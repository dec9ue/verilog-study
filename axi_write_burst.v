==> flow/design.v <==
`timescale 1 ns / 1 ps
module axi_write_burst_fixed #(
  parameter integer C_M_AXI_ADDR_WIDTH	= 32,
  parameter integer C_M_AXI_DATA_WIDTH	= 64
) (
	input wire  m_axi_aclk,
	input wire  m_axi_aresetn,
	output reg [C_M_AXI_ADDR_WIDTH-1 : 0] m_axi_awaddr,
	output reg [2 : 0] m_axi_awprot = 3'b000,  
	output reg  m_axi_awvalid = 0,
	input wire  m_axi_awready,
	output reg [7 : 0] m_axi_awlen = 0,  
	output reg [2 : 0] m_axi_awsize = 3'b011,  
	output reg [1 : 0] m_axi_awburst = 1,  
	output reg m_axi_awlock = 0,  
	output reg [C_M_AXI_DATA_WIDTH-1 : 0] m_axi_wdata,
	output reg [C_M_AXI_DATA_WIDTH/8-1 : 0] m_axi_wstrb = {C_M_AXI_DATA_WIDTH/8{1'b1}},  
	output reg m_axi_wvalid = 0,
	input wire  m_axi_wready,
	output reg  m_axi_wlast = 0,
	input wire [1 : 0] m_axi_bresp,
	input wire  m_axi_bvalid,
	output reg  m_axi_bready = 1,  
	input wire run,
	input wire [C_M_AXI_ADDR_WIDTH-1 : 0] start_addr,
	input wire [9 : 0] byte_length,  
	output reg bram_read_enable = 0,
	output reg [9 : 0] bram_read_index = 0,
	input wire [C_M_AXI_DATA_WIDTH-1 : 0] bram_read_data
);
	localparam IDLE = 0;
	localparam STARTING = 1;
	localparam RUNNING = 2;
	localparam WAITING = 3;
	reg [1:0] status = IDLE;
	reg [C_M_AXI_DATA_WIDTH-1 : 0] read_data = 0;
	reg [9 : 0] rest_length;  
	always @(posedge m_axi_aclk)
	begin
		if ( m_axi_aresetn == 1'b0 )
		begin
			 m_axi_awaddr <= 0;
			 m_axi_awvalid <= 0;
			 m_axi_awlen <= 0;
			 m_axi_wdata <= 0;
			 m_axi_wvalid <= 0;
			 m_axi_wlast <= 0;
			 bram_read_enable <= 1;
			 bram_read_index <= 0;
			 read_data <= 0;
			 rest_length <= 0;
			 status <= IDLE;
		end
		else if ( status == IDLE)
		begin
			if( run == 1 && (byte_length>>3) > 0)
			begin
			 m_axi_awaddr <= start_addr;
			 m_axi_awvalid <= 1'b1;
			 m_axi_awlen <= (byte_length>>3)-1;
			 m_axi_wdata <= 0;
			 m_axi_wvalid <= 0;
			 m_axi_wlast <= 0;
			 bram_read_enable <= 1;
			 bram_read_index <= 0;
			 read_data <= bram_read_data;
			 rest_length <= (byte_length>>3)-1;
			 status <= STARTING;
			end
		end
		else if ( status == STARTING )
		begin
			if( m_axi_awready == 1 )
			begin
			 m_axi_awaddr <= 0;
			 m_axi_awvalid <= 0;
			 m_axi_awlen <= 0;
			 m_axi_wdata <= read_data;
			 m_axi_wvalid <= 1;
			 m_axi_wlast <= (rest_length == 0);
			 bram_read_enable <= 1;
			 bram_read_index <= bram_read_index + 1;  
			 read_data <= bram_read_data;  
			 rest_length <= rest_length;
			 status <= (rest_length == 0)? WAITING : RUNNING;
			end
		end
		else if ( status == RUNNING )
		begin
			if( m_axi_wready == 1 )
			begin
			 m_axi_awaddr <= 0;
			 m_axi_awvalid <= 0;
			 m_axi_awlen <= 0;
			 m_axi_wdata <= read_data;
			 m_axi_wvalid <= 1;
			 m_axi_wlast <= (rest_length == 0);
			 bram_read_enable <= 1;
			 bram_read_index <= bram_read_index + 1;
			 read_data <= bram_read_data;
			 rest_length <= rest_length - 1;
			 status <= (rest_length == 0)? WAITING : RUNNING;
			end
		end
		else if ( status == WAITING )
		begin
			if( m_axi_wready == 1 )
			begin
			 m_axi_awaddr <= 0;
			 m_axi_awvalid <= 0;
			 m_axi_awlen <= 0;
			 m_axi_wdata <= 0;
			 m_axi_wvalid <= 0;
			 m_axi_wlast <= 0;
			 bram_read_enable <= 1;
			 bram_read_index <= 0;
			 read_data <= 0;
			 rest_length <= 0;
			 status <= IDLE;
			end
		end
		else
		begin
		end
	end
endmodule
# --- From RTL to reports: axi_write_burst_fixed ---
# Tool output for the design above, in the order of the flow.
# Lines are those of the file above, counted from 1.
# Cell names lack the library's common part.
design:
  top_module: "axi_write_burst_fixed"
  clock_port: "m_axi_aclk"
  lib: "sky130hd"
  corner: "tt_025C_1v80"

# --- Word level ---
# Yosys after proc, flatten, opt, wreduce and memory -nomap, before mapping. Memory bits, and registers merged into a memory's read port (data or address), are not among the register bits. Print and check cells are not counted. Equal cells are merged and count once.
bits:
  ff_bits: 194
  input_bits: 114
  out_inout_bits: 136
op_classes:
  compare: 1
  eq_ne: 10
  n_addsub: 3
  n_reduce_logical: 8
  muxes: 75
ops:
  columns: ["op", "count"]
  rows:
  - ["64-bit two-way mux", 14]
  - ["32-bit two-way mux", 7]
  - ["10-bit two-way mux", 13]
  - ["8-bit two-way mux", 7]
  - ["1-bit two-way mux", 26]
  - ["2-bit two-way mux", 8]
  - ["10-bit by 1-bit adder with 10-bit output (second input constant)", 1]
  - ["10-bit by 1-bit subtractor with 10-bit output (second input constant)", 1]
  - ["10-bit zero test", 1]
  - ["5-bit AND reduction", 2]
  - ["3-bit != test (second input constant)", 3]
  - ["4-bit != test (second input constant)", 2]
  - ["7-bit by 1-bit subtractor with 8-bit output (second input constant)", 1]
  - ["7-bit by 1-bit greater-than comparator with 1-bit output (second input constant)", 1]
  - ["2-bit == test (second input constant)", 2]
  - ["4-bit nonzero test", 1]
  - ["3-bit AND reduction", 1]
  - ["3-bit nonzero test", 1]
  - ["2-bit by 1-bit == test with 1-bit output (second input constant)", 1]
  - ["2-bit by 1-bit != test with 1-bit output (second input constant)", 1]
  - ["2-bit != test (second input constant)", 1]
  - ["2-bit zero test", 1]
  - ["1-bit logical AND", 1]

# --- Depth ---
# Depth = most cells in a row (Yosys ltp): at word level without a register or memory, in the mapped netlist without a sequential cell, where the memories' decode and read muxes count.
logic_depth:
  ltp_word: 6
  abc_area: 0
  mapped_depth: 10
  depth_no_buf: 7

# --- Netlist ---
# Source: synth_stat.txt of the flow (Yosys; design flattened, memories mapped). It holds for the ABC_AREA given above (unset counts as 0); a run with the other value may have another netlist.
# The area totals of this step are shown rounded.
types:
  columns: ["cell_type", "count", "area_total_um2"]
  rows:
  - ["dfxtp_1", 193, 3.86E+03]
  - ["a21oi_1", 156, 780.749]
  - ["nand3_1", 137, 685.658]
  - ["nand2_1", 154, 578.054]
  - ["a22o_1", 33, 289.027]
  - ["buf_6", 14, 157.651]
  - ["buf_4", 20, 150.144]
  - ["clkbuf_1", 34, 127.622]
  - ["buf_2", 23, 115.11]
  - ["ha_1", 9, 112.608]
  - ["o21ai_0", 17, 85.082]
  - ["nor2_1", 21, 78.826]
  - ["nor3_1", 7, 35.034]
  - ["inv_1", 9, 33.782]
  - ["nand4_1", 5, 31.28]
  - ["a32oi_4", 1, 27.526]
  - ["xor2_1", 3, 26.275]
  - ["or4_1", 3, 22.522]
# Not listed: further types 36, cells in them 55.
synth_totals:
  ffs: 193
  stdcells: 894
  mapped_area_um2: 7600
  n_buf: 91

# --- Worst setup path after synthesis ---
# Source: OpenSTA report_checks on the synthesized netlist (no wires, ideal clock, input and output delay 20% of the period each), path of least setup slack; recovery checks are left aside. Register names are those of the netlist, which keeps one name where synthesis merged equal registers.
synth_timing:
  path_kind: "reg2reg"
  start: "reg (name not given)"
  end: "reg bram_read_index[9]"
  t_first_pin_ps: 0
  setup_time_ps: 70
  slack_ps: 1046
  arrival_time_ps: 2063
  driving_pins: 9
  path_delay_ps: 2133
  tclk_ps: 3180
  synth_period_reached_ps: 2134
# "path_delay_ps" = arrival - input delay + setup time.
# "driving_pins": output pins that drive a net of the path, with the launching flip-flop's if there is one; two outputs of one cell count as two.
# "synth_period_reached_ps" is the clock period less the worst setup slack; recovery checks do not enter. This is arithmetic on one report: input and output delays are still those of the set period (20% each).
# A register here has more assigning lines than the two given.
synth_via:
  cell_sequence: "dfxtp_1 inv_1 ha_1 buf_6 or2b_4 o32a_1 buf_6 or4_1 a21oi_1"
synth_lines:
  columns: ["element", "line", "source"]
  rows:
  - ["end: assignment", 82, "bram_read_index <= bram_read_index + 1;"]
  - ["end: assignment", 99, "bram_read_index <= bram_read_index + 1;"]
  - ["end: declaration", 28, "output reg [9 : 0] bram_read_index = 0,"]
# No chain of elaborated cells between the ends is given.

# --- Worst path after layout ---
# Path of least setup slack in the final report of flow run A (OpenROAD, finished layout, wires in). Where an end is a register, its clock arrival counts in the times.
# The path's times are printed in steps of 10 ps; the period is the one set.
layout_timing:
  path_kind: "reg2reg"
  start: "reg (name not given)"
  end: "reg m_axi_awaddr[29]"
  arrival_time_ps: 2670
  tclk_ps: 2500
  t_first_pin_ps: 440
  setup_time_ps: 50
  slack_ps: 220
  driving_pins: 10
# A register here has more assigning lines than the two given.
layout_via:
  cell_sequence: "dfxtp_1 inv_1 ha_1 nor2b_1 a32oi_4 o21ai_2 buf_4 nor3_4 buf_12 a22o_1"
layout_lines:
  columns: ["element", "line", "source"]
  rows:
  - ["end: assignment", 42, "m_axi_awaddr <= 0;"]
  - ["end: assignment", 58, "m_axi_awaddr <= start_addr;"]
  - ["end: declaration", 8, "output reg [C_M_AXI_ADDR_WIDTH-1 : 0] m_axi_awaddr,"]
# No chain of elaborated cells between the ends is given.

# Flow runs of axi_write_burst_fixed

Flow measurements of axi_write_burst_fixed on sky130hd: 2 stored runs with different settings, listed in no order. Input and output delays are each 20% of the period that was set; the output load is 0.01 pF.
"period_reached_ps" means the clock period less the worst setup slack. The figure is calculated, with input and output delays left at 20% of the set period.
"worst_path_time_ps": the worst setup path's part of the clock period (all of it between registers, 20% less for each end at a port) less its slack. A launch clock that arrives late makes it longer, a capture clock that arrives late makes it shorter.
"total_power_uw" is the tool's figure for a default switching activity; nothing was simulated.
"worst_path_time_ps" is given in steps of 10 ps.
The results are shown rounded.

--- flow run A ---
==> flow/run.sh <==
#!/bin/bash
# the make line also repeats the synthesis and layout settings of config.mk as NAME=value (left out here)
make -C /OpenROAD-flow-scripts/flow DESIGN_CONFIG=/design/flow/config.mk WORK_HOME=/design/flow/orfs CLKGATE_MAP_FILE= finish
==> flow/config.mk <==
export PLATFORM = sky130hd
export DESIGN_NAME = axi_write_burst_fixed
export DESIGN_NICKNAME = axi_write_burst_fixed
export VERILOG_FILES = /design/flow/design.v
export SDC_FILE = /design/flow/constraint.sdc
export NUM_CORES = 4
export LEC_CHECK = 0
export CAP_MARGIN = 20
export CELL_PAD_IN_SITES_GLOBAL_PLACEMENT = 3
export CORE_ASPECT_RATIO = 1.42
export CORE_MARGIN = 5
export CORE_UTILIZATION = 19
export HOLD_SLACK_MARGIN = 0.17
export PLACE_DENSITY_LB_ADDON = 0.16
export SLEW_MARGIN = 20
==> flow/constraint.sdc <==
create_clock -name core_clock -period 2.5 [get_ports {m_axi_aclk}]
set_input_delay 0.5000 -clock core_clock [delete_from_list [all_inputs] [get_ports {m_axi_aclk}]]
set_output_delay 0.5000 -clock core_clock [all_outputs]
set_load 0.01 [all_outputs]

==> results, as YAML <==
results:
  total_power_uw: 13000
  tns_ps: 0
  util_pct: 28
  worst_path_time_ps: 2280
  timing.worst_path_kind: "reg2reg"
  hold_ws_ps: 450
  period_reached_ps: 2282
  yosys_chip_area_um2: 7600
  stdcell_area_um2: 11000
  final_setup_ws_ps: 220
  design_die_area_um2: 44000

--- flow run B ---
==> flow/run.sh <==
#!/bin/bash
# the make line also repeats the synthesis and layout settings of config.mk as NAME=value (left out here)
make -C /OpenROAD-flow-scripts/flow DESIGN_CONFIG=/design/flow/config.mk WORK_HOME=/design/flow/orfs CLKGATE_MAP_FILE= finish
==> flow/config.mk <==
export PLATFORM = sky130hd
export DESIGN_NAME = axi_write_burst_fixed
export DESIGN_NICKNAME = axi_write_burst_fixed
export VERILOG_FILES = /design/flow/design.v
export SDC_FILE = /design/flow/constraint.sdc
export NUM_CORES = 4
export LEC_CHECK = 0
export CAP_MARGIN = 20
export CORE_MARGIN = 2
export CORE_UTILIZATION = 40
export SETUP_SLACK_MARGIN = -0.23
export SLEW_MARGIN = 20
==> flow/constraint.sdc <==
create_clock -name core_clock -period 2.59 [get_ports {m_axi_aclk}]
set_input_delay 0.5180 -clock core_clock [delete_from_list [all_inputs] [get_ports {m_axi_aclk}]]
set_output_delay 0.5180 -clock core_clock [all_outputs]
set_load 0.01 [all_outputs]

==> results, as YAML <==
results:
  tns_ps: 0
  total_power_uw: 11000
  design_die_area_um2: 20000
  util_pct: 57
  yosys_chip_area_um2: 7600
  hold_ws_ps: 450
  period_reached_ps: 2302
  final_setup_ws_ps: 290
  stdcell_area_um2: 11000
  worst_path_time_ps: 2300
  timing.worst_path_kind: "reg2reg"
